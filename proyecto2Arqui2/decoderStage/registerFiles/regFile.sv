==> flow/design.v <==
module logic_decoder #(parameter in=4, parameter out=16) (
    input [in-1:0] sel,
    output [out-1:0] dataOut
);
    logic [out-1:0] decoded;
    genvar i;
    generate
        for (i = 0; i < out; i = i + 1) begin : DECODE_LOOP
            assign decoded[i] = (i == sel);
        end
    endgenerate
    assign dataOut = decoded;
endmodule
module register #
(
    parameter N = 32  
)
(
    input clk,
    input reset,
    input [N-1:0] dataIn,
    output [N-1:0] dataOut
);
    reg [N-1:0] my_register;  
    always @(posedge clk or posedge reset) begin
        if (reset) begin
            my_register <= 0;  
        end
        else begin
            my_register <= dataIn;  
        end
    end
    assign dataOut = my_register;  
endmodule
module register_en #
(
    parameter N = 16  
)
(
    input clk,
    input reset,
   input enable,
    input [N-1:0] dataIn,
    output [N-1:0] dataOut
);
    reg [N-1:0] my_register;  
    always @(negedge clk or posedge reset) begin
        if (reset) begin
            my_register <= 0;  
        end
        else begin
        if (enable)  my_register <= dataIn;  
        end
    end
    assign dataOut = my_register;  
endmodule
module vector_extender #(parameter vecSize = 1, parameter dataSize = 8) (
    input [dataSize-1:0] inData,
    output [vecSize-1:0] [dataSize-1:0] outData
);
    generate
        genvar i;
        for (i = 0; i < vecSize; i = i + 1) begin : VECTOR_BLOCK
            assign outData[i] = inData;
        end
    endgenerate
endmodule
module regFile #(
    parameter registerSize = 8,
    parameter registerQuantity = 4,
    parameter selectionBits = 2, 
    parameter vecSize = 16)
(
    input clk, reset,
    input regWrEnSc, regWrEnVec,  
    input [selectionBits-1:0] rSel1, rSel2,  
    input [selectionBits-1:0] regToWrite,  
    input [vecSize-1:0] [registerSize-1:0] dataIn,  
    output [vecSize-1:0] [registerSize-1:0] operand1, operand2  
);
    logic [registerSize-1:0] scalar_reg1Out, scalar_reg2Out;
    logic [vecSize-1:0] [registerSize-1:0] vector_reg1Out, vector_reg2Out; 
    logic [vecSize-1:0] [registerSize-1:0] vectorized_scalar_reg1Out, vectorized_scalar_reg2Out;
    scalar_reg_file #(registerSize, 16, selectionBits) scalarRegisters(
        .clk(clk), .reset(reset),
        .regWrEn(regWrEnSc), .rSel1(rSel1), .rSel2(rSel2),
        .regToWrite(regToWrite), .dataIn(dataIn[0]),
        .reg1Out(scalar_reg1Out), .reg2Out(scalar_reg2Out)
    );
    vector_extender #(vecSize, registerSize) scalar_reg1Executetender(
        .inData(scalar_reg1Out), .outData(vectorized_scalar_reg1Out)  
    );
    vector_extender #(vecSize, registerSize) scalar_reg2Executetender(
        .inData(scalar_reg2Out), .outData(vectorized_scalar_reg2Out)  
    );
    vector_reg_file #(
        registerSize, registerQuantity, selectionBits-1, vecSize
    ) vectorialRegisters(
        .clk(clk), .reset(reset),
        .regWrEn(regWrEnVec), .rSel1(rSel1), .rSel2(rSel2), 
        .regToWrite(regToWrite), .regWriteData(dataIn),
        .reg1Out(vector_reg1Out), .reg2Out(vector_reg2Out)
    );
    assign operand1 = rSel1[selectionBits-2] ? vectorized_scalar_reg1Out : vector_reg1Out;
    assign operand2 = rSel2[selectionBits-2] ? vectorized_scalar_reg2Out : vector_reg2Out;
endmodule
module scalar_reg_file #(
    parameter regSize=132, 
    parameter regQuantity=16,
    parameter selBits=4
) (
    input clk, reset,
    input regWrEn,
    input [selBits-1:0] rSel1, rSel2, regToWrite,
    input [regSize-1:0] dataIn,
    output [regSize-1:0] reg1Out, reg2Out
);
    logic [regQuantity-1:0] reg_N_WrEn;
    logic [regQuantity-1:0] [regSize-1:0] reg_NOut;
    logic_decoder #(.in(selBits), .out(regQuantity)) regWrDecoder(
        .sel(regToWrite), .dataOut(reg_N_WrEn)
    );
    generate
        genvar i;
        for (i = 0; i < regQuantity; i = i + 1) begin: REGISTER_BLOCK
            register_en #(regSize) r (
                .clk(clk), .reset(reset), .enable(reg_N_WrEn[i] & regWrEn),
                .dataIn(dataIn), .dataOut(reg_NOut[i])
            );
        end
    endgenerate
    assign reg1Out = reg_NOut[rSel1];
    assign reg2Out = reg_NOut[rSel2];
endmodule
module vector_reg_file #(
    parameter regSize = 16,
    parameter regQuantity = 4,
    parameter selBits = 2,
    parameter vecSize = 4
) (
    input clk, reset,
    input regWrEn,
    input [selBits-1:0] rSel1, rSel2, regToWrite,
    input [vecSize-1:0] [regSize-1:0] regWriteData,
    output [vecSize-1:0] [regSize-1:0] reg1Out,
    output [vecSize-1:0] [regSize-1:0] reg2Out
);
    logic [regQuantity-1:0] reg_N_WrEn;
    logic [regQuantity-1:0] [vecSize-1:0] [regSize-1:0] reg_NOut;
    logic_decoder #(.in(selBits), .out(regQuantity)) regWrDecoder(
        .sel(regToWrite), .dataOut(reg_N_WrEn)
    );
    generate
        genvar j;
        genvar i;
        for (j = 0; j < vecSize; j = j + 1) begin: VECTOR_BLOCK
            for (i = 0; i < regQuantity; i = i + 1) begin: REGISTER_BLOCK
                register #(regSize) r (
                    .clk(clk & reg_N_WrEn[i] & regWrEn), .reset(reset),
                    .dataIn(regWriteData[j]), .dataOut(reg_NOut[i][j])
                );
            end
        end
    endgenerate
    generate
        genvar k;
        for (k = 0; k < vecSize; k = k + 1) begin: OUT_VECTOR_BLOCK
            assign reg1Out[k] = reg_NOut[rSel1][k];
            assign reg2Out[k] = reg_NOut[rSel2][k];
        end
    endgenerate
endmodule
Reports on regFile
Tool output for the design above, in the order of the flow.
Lines are those of the file above, counted from 1.
Operators carry their Yosys type and port widths (W data, S select, Z words).
Cell names lack the library's common part.
{"block": "design", "design": "regFile", "clock_port": "clk", "library": "sky130hd", "pvt_corner": "tt_025C_1v80"}

After elaboration
Counts by Yosys on the flattened word-level netlist (proc, flatten, opt, wreduce; memories kept). Register bits leave out memories and registers merged into their read ports (data or address); mux counts leave out enables and synchronous resets folded into registers. Print and check cells are left out. Cells with the same type and inputs are merged into one.
{"block": "word_totals", "ff_bits": 288, "wordCells": 115, "input_bits": 138, "output_inout_bits": 256}
{"block": "op_classes", "reduce_logical": 1, "shift": 34, "muxes": 2, "bitwise": 9, "eq_ne": 3, "addsub": 30}
{"block": "op_table", "operator": "$shiftx A512 B32 Y8", "count": 30}
{"block": "op_table", "operator": "$shiftx A512 B9 Y8", "count": 2}
{"block": "op_table", "operator": "$shiftx A128 B6 Y8", "count": 2}
{"block": "op_table", "operator": "$mux W128", "count": 2}
{"block": "op_table", "operator": "$add A8 B7 Y9 const B", "count": 16}
{"block": "op_table", "operator": "$add A8 B6 Y9 const B", "count": 8}
{"block": "op_table", "operator": "$add A8 B5 Y9 const B", "count": 4}
{"block": "op_table", "operator": "$add A8 B4 Y9 const B", "count": 2}
{"block": "op_table", "operator": "$and A1 B1 Y1", "count": 8}
{"block": "op_table", "operator": "$eq A2 B2 Y1 const A", "count": 2}
{"block": "op_table", "operator": "$eq A1 B2 Y1 const A", "count": 1}
{"block": "op_table", "operator": "$logic_not A2 Y1", "count": 1}
{"block": "op_table", "operator": "$not A1 Y1", "count": 1}

Longest topological paths
Depth = most cells in a row (Yosys ltp): at word level without a register or memory, in the mapped netlist without a sequential cell, where the memories' decode and read muxes count.
{"block": "logic_depth", "ltp_word": 3, "ABC_AREA": 0, "mapped_depth": 4, "mapped_depth_nobuf": 2}

Netlist
Source: synth_stat.txt of the flow (Yosys; design flattened, memories mapped). It holds for the ABC_AREA given above (unset counts as 0); a run with the other value may have another netlist.
Totals and module areas in this step are rounded.
{"block": "by_type", "cell": "dfrtp_1", "count": 128, "area_total_um2": 3.2E+03}
{"block": "by_type", "cell": "a21oi_1", "count": 253, "area_total_um2": 1.27E+03}
{"block": "by_type", "cell": "nor2_1", "count": 257, "area_total_um2": 964.675}
{"block": "by_type", "cell": "dfrtn_1", "count": 16, "area_total_um2": 400.384}
{"block": "by_type", "cell": "mux2i_4", "count": 16, "area_total_um2": 360.346}
{"block": "by_type", "cell": "clkbuf_1", "count": 51, "area_total_um2": 191.434}
{"block": "by_type", "cell": "mux2_2", "count": 16, "area_total_um2": 180.173}
{"block": "by_type", "cell": "buf_6", "count": 15, "area_total_um2": 168.912}
{"block": "by_type", "cell": "clkbuf_8", "count": 3, "area_total_um2": 41.29}
{"block": "by_type", "cell": "a21oi_2", "count": 3, "area_total_um2": 26.275}
{"block": "by_type", "cell": "buf_2", "count": 5, "area_total_um2": 25.024}
{"block": "by_type", "cell": "nand3b_2", "count": 1, "area_total_um2": 11.261}
{"block": "by_type", "cell": "nand3_2", "count": 1, "area_total_um2": 10.01}
{"block": "by_type", "cell": "buf_1", "count": 1, "area_total_um2": 3.754}
{"block": "by_type", "cell": "inv_1", "count": 1, "area_total_um2": 3.754}
{"block": "by_type", "cell": "nand2_1", "count": 1, "area_total_um2": 3.754}
{"block": "mapped", "seq_area_um2": 3600, "cell_count": 768, "yosys_area_um2": 6900, "n_buf": 75, "ff_cells": 144}
By module: a second synthesis without flattening, with its own total; a netlist apart from the flattened one above.
{"block": "unflattened", "cells_unflattened": 1232, "area_unflattened_um2": 17000}
Rows give one instance, submodules left out.
{"block": "modules", "mod": "register (N=8)", "n_inst": 32, "cells": 9, "seq_area_um2": 200, "mod_area_um2": 200}
{"block": "modules", "mod": "vector_reg_file", "n_inst": 1, "cells": 286, "seq_area_um2": 0.0, "mod_area_um2": 3300}
{"block": "modules", "mod": "regFile", "n_inst": 1, "cells": 284, "seq_area_um2": 0.0, "mod_area_um2": 3200}
{"block": "modules", "mod": "vector_extender", "n_inst": 2, "cells": 128, "seq_area_um2": 0.0, "mod_area_um2": 960}
{"block": "modules", "mod": "register_en (N=8)", "n_inst": 4, "cells": 18, "seq_area_um2": 200, "mod_area_um2": 340}
{"block": "modules", "mod": "scalar_reg_file", "n_inst": 1, "cells": 24, "seq_area_um2": 0.0, "mod_area_um2": 420}
{"block": "modules", "mod": "logic_decoder", "n_inst": 1, "cells": 17, "seq_area_um2": 0.0, "mod_area_um2": 120}
{"block": "modules", "mod": "logic_decoder", "n_inst": 1, "cells": 5, "seq_area_um2": 0.0, "mod_area_um2": 30}

Data sheet: physical implementation of regFile

Below are 2 stored runs of the flow (Yosys, OpenROAD; platform sky130hd) on regFile, each with its settings and what was measured, unordered. Constraints: input delay and output delay 20% of the set period each, output load 0.01 pF.
"design_power_uw" is the tool's figure for a default switching activity; nothing was simulated.
The results are shown rounded.

Run 1
==> flow/run.sh <==
#!/bin/bash
# the make line also repeats the synthesis and layout settings of config.mk as NAME=value (left out here)
make -C /OpenROAD-flow-scripts/flow DESIGN_CONFIG=/design/flow/config.mk WORK_HOME=/design/flow/orfs CLKGATE_MAP_FILE= finish
==> flow/config.mk <==
export PLATFORM = sky130hd
export DESIGN_NAME = regFile
export DESIGN_NICKNAME = regFile
export VERILOG_FILES = /design/flow/design.v
export SDC_FILE = /design/flow/constraint.sdc
export NUM_CORES = 4
export LEC_CHECK = 0
export ABC_AREA = 0
export CAP_MARGIN = 20
export CORE_MARGIN = 9
export CORE_UTILIZATION = 31
export CTS_CLUSTER_SIZE = 36
export GPL_ROUTABILITY_DRIVEN = 0
export PLACE_DENSITY_LB_ADDON = 0.18
export SETUP_SLACK_MARGIN = 0.95
export SLEW_MARGIN = 5
==> flow/constraint.sdc <==
create_clock -name core_clock -period 3.48 [get_ports {clk}]
set_input_delay 0.6960 -clock core_clock [delete_from_list [all_inputs] [get_ports {clk}]]
set_output_delay 0.6960 -clock core_clock [all_outputs]
set_load 0.01 [all_outputs]

==> results of run 1, as JSON <==
{
  "total_die_area_um2": 28000,
  "stdcell_area_um2": 17000,
  "design_power_uw": 6300,
  "total_negative_slack_ns": -320,
  "yosys.chip_area_um2": 6900,
  "worst_setup_slack_ns": -1.4
}

Run 2
==> flow/run.sh <==
#!/bin/bash
# the make line also repeats the synthesis and layout settings of config.mk as NAME=value (left out here)
make -C /OpenROAD-flow-scripts/flow DESIGN_CONFIG=/design/flow/config.mk WORK_HOME=/design/flow/orfs CLKGATE_MAP_FILE= finish
==> flow/config.mk <==
export PLATFORM = sky130hd
export DESIGN_NAME = regFile
export DESIGN_NICKNAME = regFile
export VERILOG_FILES = /design/flow/design.v
export SDC_FILE = /design/flow/constraint.sdc
export NUM_CORES = 4
export LEC_CHECK = 0
export ABC_AREA = 0
export CAP_MARGIN = 10
export CELL_PAD_IN_SITES_DETAIL_PLACEMENT = 0
export CORE_ASPECT_RATIO = 0.77
export CORE_MARGIN = 6
export CORE_UTILIZATION = 60
export GPL_ROUTABILITY_DRIVEN = 1
export MAX_ROUTING_LAYER = met5
export PLACE_DENSITY_LB_ADDON = 0.02
export SLEW_MARGIN = 20
==> flow/constraint.sdc <==
create_clock -name core_clock -period 2.08 [get_ports {clk}]
set_input_delay 0.4160 -clock core_clock [delete_from_list [all_inputs] [get_ports {clk}]]
set_output_delay 0.4160 -clock core_clock [all_outputs]
set_load 0.01 [all_outputs]

==> results of run 2, as JSON <==
{
  "outcome": "did not finish, placement stopped with FLW-0024"
}
